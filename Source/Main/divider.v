==> flow/design.v <==
`timescale 1ns/1ps
module divider(Z, R, done, X, Y, start, clk);
    output [7:0] Z;
    output [15:0] R;
    output done;
    input [15:0] X;
    input [7:0] Y;
    input start;
    input clk;
    reg [7:0] Q;
    reg [15:0] R;
    reg [15:0] y;
    reg [15:0] x;
    reg [5:0] cnt;
    reg done;
    reg last;
    initial $monitor("x = %d R = %d",x,R);
    always @(posedge clk) begin
        done <= 0;
        last <= 0;
        if (start)
            cnt <= 0;
        else
            cnt <= cnt + 1;
        if (cnt == 6'd14)
            last <= 1;
        else if (cnt == 6'd15)
            done <= 1;
    end
    always @(posedge clk)
        if (start) begin
            x = X;
            R = 0;           
        end
        else if (~last && (R < Y)) begin
            R = {R[14:0],x[15]};
            x[15:1] = x[14:0];
            R = R + Y;
            x[0] = 1'b0;
        end
        else if (~last && (R > Y)) begin
            R = {R[14:0],x[15]};
            x[15:1] = x[14:0]; 
            R = R - Y;
            x[0] = 1'b1;
        end
    assign Z = x;
endmodule
## From RTL to reports: divider

What the tools print for divider, step after step.
Lines are those of the file above, counted from 1.
Operators carry their Yosys type and port widths (W data, S select, Z words).
Cell names lack the library's common part.
Not given: -

| set-up | value |
|---|---|
| top | divider |
| clock port | clk |
| cell library | sky130hd |
| timing corner | tt_025C_1v80 |

## Word-level counts

Yosys after proc, flatten, opt, wreduce and memory -nomap, before mapping. Memory bits, and registers merged into a memory's read port (data or address), are not among the register bits. Print and check cells are not counted. Equal cells are merged and count once.

| cells by class | value |
|---|---|
| eq/ne operators | 2 |
| muxes and demuxes | 9 |
| add/sub/neg operators | 3 |
| order comparisons | 2 |
| reductions and logical operators | 4 |
| bitwise gates (word level) | 1 |

Operators by type and width:

| cell | number |
|---|---|
| $mux W16 | 3 |
| $mux W15 | 2 |
| $add A16 B8 Y16 | 1 |
| $sub A16 B8 Y16 | 1 |
| $gt A16 B8 Y1 | 1 |
| $lt A16 B8 Y1 | 1 |
| $eq A6 B4 Y1 const B | 2 |
| $add A6 B1 Y6 const B | 1 |
| $mux W1 | 4 |
| $reduce_bool A3 Y1 | 1 |
| $logic_and A1 B1 Y1 | 2 |
| $reduce_bool A2 Y1 | 1 |
| $not A1 Y1 | 1 |

| storage and ports | value |
|---|---|
| flip-flop bits (word level) | 40 |
| elaborated cells | 26 |
| output and inout bits | 25 |

## Depth

Depth = most cells in a row (Yosys ltp): at word level without a register or memory, in the mapped netlist without a sequential cell, where the memories' decode and read muxes count.

| depth | value |
|---|---|
| depth in word-level cells | 5 |
| ABC_AREA | 0 |
| gate-level depth with buffers | 17 |

## Netlist

Yosys stat after the flow's synthesis: flattened, memories mapped to cells. It holds for the ABC_AREA given above (unset counts as 0); a run with the other value may have another netlist.

| synthesis totals | value |
|---|---|
| flip-flop cells | 40 |
| buffers | 15 |
| cells in the netlist | 284 |
| area of sequential cells | 960.9 µm² |
| chip area (Yosys) | 2,663.8 µm² |

Cell types:

| type | number | area in all (µm²) |
|---|---|---|
| dfxtp_1 | 24 | 480.461 |
| edfxtp_1 | 16 | 480.461 |
| ha_1 | 27 | 337.824 |
| mux2_2 | 16 | 180.173 |
| a21oi_1 | 25 | 125.12 |
| nand2_1 | 33 | 123.869 |
| xnor2_1 | 13 | 113.859 |
| nor2_1 | 17 | 63.811 |
| buf_4 | 8 | 60.058 |
| inv_1 | 14 | 52.55 |
| o31a_1 | 6 | 52.55 |
| xor2_1 | 6 | 52.55 |
| o21ai_0 | 10 | 50.048 |
| nand3_1 | 8 | 40.038 |
| a211oi_1 | 4 | 30.029 |
| nor3_1 | 6 | 30.029 |
| a2111oi_4 | 1 | 27.526 |
| nand4_1 | 4 | 25.024 |

Not listed: further types 27, cells in them 46.

## Worst setup path after synthesis

Source: OpenSTA report_checks on the synthesized netlist (no wires, ideal clock, input and output delay 20% of the period each), path of least setup slack; recovery checks are left aside. Register names are those of the netlist, which keeps one name where synthesis merged equal registers.

| path after synthesis | value |
|---|---|
| path type | in2reg |
| from | input port Y[6] |
| to | register R[14] |
| required time | 4,830 ps |
| delay of the path | 3,202 ps |
| setup slack | 718 ps |
| period | 4,900 ps |
| driving pins on the path | 17 |
| arrival time | 4,112 ps |
| synthesis period reached | 4,182 ps |

"delay of the path" is the arrival time less input delay plus setup time.
"driving pins on the path": output pins that drive a net of the path, with the launching flip-flop's if there is one; two outputs of one cell count as two.
"synthesis period reached" is the clock period less the worst setup slack; recovery checks do not enter. This is arithmetic on one report: input and output delays are still those of the set period (20% each).
Between the ends stands the longest chain of elaborated cells between them, by number of cells; it is not shown to be the way that was timed. Of several equally long chains one is given.
A line is the first line of the expression or statement that the cell stems from. Yosys adds cells for indexed reads and writes and turns some case tables into memories.
A register here has more assigning lines than the two given.

| between the ends, after synthesis | value |
|---|---|
| cell sequence | inv_1 ha_1 a21oi_1 nand2_1 a2111oi_4 o21ai_2 clkbuf_1 nand2_1 o21ai_0 fa_1 a21oi_1 o21ai_0 a21oi_1 nor3_1 o21ai_0 or3b_1 a21oi_1 |
| cells in the longest elaborated chain | 4 |

Ends and longest elaborated chain, after synthesis:

| what | RTL line | text |
|---|---|---|
| from (decl) | 7 | `input [7:0] Y;` |
| $gt A16 B8 Y1 | 41 | `else if (~last && (R > Y)) begin` |
| $logic_and A1 B1 Y1 | 41 |  |
| $mux W16 | 41 |  |
| $mux W16 | 35 | `else if (~last && (R < Y)) begin` |
| to (assign) | 36 | `R = {R[14:0],x[15]};` |
| to (assign) | 38 | `R = R + Y;` |
| to (decl) | 4 | `output [15:0] R;` |

## Timing after layout

Path of least setup slack in the final report of flow run A (OpenROAD, finished layout, wires in). Where an end is a register, its clock arrival counts in the times.
The path's times are printed in steps of 10 ps; the period is the one set.

| path post-layout | value |
|---|---|
| path type | in2reg |
| from | input port Y[3] |
| to | register R[13] |
| period | 4,000 ps |
| setup slack | 0 ps |
| required time | 4,140 ps |
| driving pins on the path | 16 |
| arrival time | 4,140 ps |

Between the ends stands the longest chain of elaborated cells between them, by number of cells; it is not shown to be the way that was timed. Of several equally long chains one is given.
A register here has more assigning lines than the two given.

| between the ends, post-layout | value |
|---|---|
| cell sequence | clkdlybuf4s50_1 inv_1 ha_1 nand2_1 o21a_1 o21ai_4 buf_6 o31a_1 ha_4 a21oi_1 o21ai_2 a221o_1 a41o_1 a21boi_1 xor2_1 a211oi_1 |
| cells in the longest elaborated chain | 4 |

Ends and longest elaborated chain, post-layout:

| what | RTL line | text |
|---|---|---|
| from (decl) | 7 | `input [7:0] Y;` |
| $gt A16 B8 Y1 | 41 | `else if (~last && (R > Y)) begin` |
| $logic_and A1 B1 Y1 | 41 |  |
| $mux W16 | 41 |  |
| $mux W16 | 35 | `else if (~last && (R < Y)) begin` |
| to (assign) | 36 | `R = {R[14:0],x[15]};` |
| to (assign) | 38 | `R = R + Y;` |
| to (decl) | 4 | `output [15:0] R;` |

Ticket comment

Design divider on sky130hd. What follows are 2 stored runs of the flow, each under its own settings; their order means nothing. The constraints put input and output delay at 20% of the set period each and load the outputs with 0.01 pF.
"achieved clock period" is the run's clock period less its worst setup slack. It is reckoned from that one timing run; input and output delays stay at 20% of the period that was set.
"power" rests on the timing tool's default activity at the inputs, not on a simulated workload.
Among the settings, n/a means not set for that run.
Among the results, n/a means that no value is shown for the run.

| run | period_ns | SETUP_SLACK_MARGIN | CAP_MARGIN | CORE_MARGIN | CORE_UTILIZATION | SLEW_MARGIN | PLACE_DENSITY_LB_ADDON | ABC_AREA | GPL_TIMING_DRIVEN | GPL_ROUTABILITY_DRIVEN | MIN_ROUTING_LAYER | MAX_ROUTING_LAYER | Yosys chip area after synthesis (µm²) | total die area (µm²) | standard-cell area of the final layout (µm²) | utilization (%) | setup slack of the critical path (ps) | summed negative setup slack (ps) | worst hold slack (ps) | power (W) | achieved clock period (ps) |
|---|---|---|---|---|---|---|---|---|---|---|---|---|---|---|---|---|---|---|---|---|---|
| flow run A | 4.0 | -0.21 | 20 | 2 | 40 | 20 | n/a | n/a | n/a | n/a | n/a | n/a | 2,663.8 | 7,328.2 | 3,798.6 | 59.5 | -2 | -2 | 466 | 0.002693 | 4,002 |
| flow run B | 2.27 | n/a | 20 | 2 | 57 | 35 | 0.08 | 0 | 1 | 0 | met2 | met5 | n/a | n/a | n/a | n/a | n/a | n/a | n/a | n/a | n/a |

Flow run B: did not finish, clock tree synthesis stopped with DPL-0038
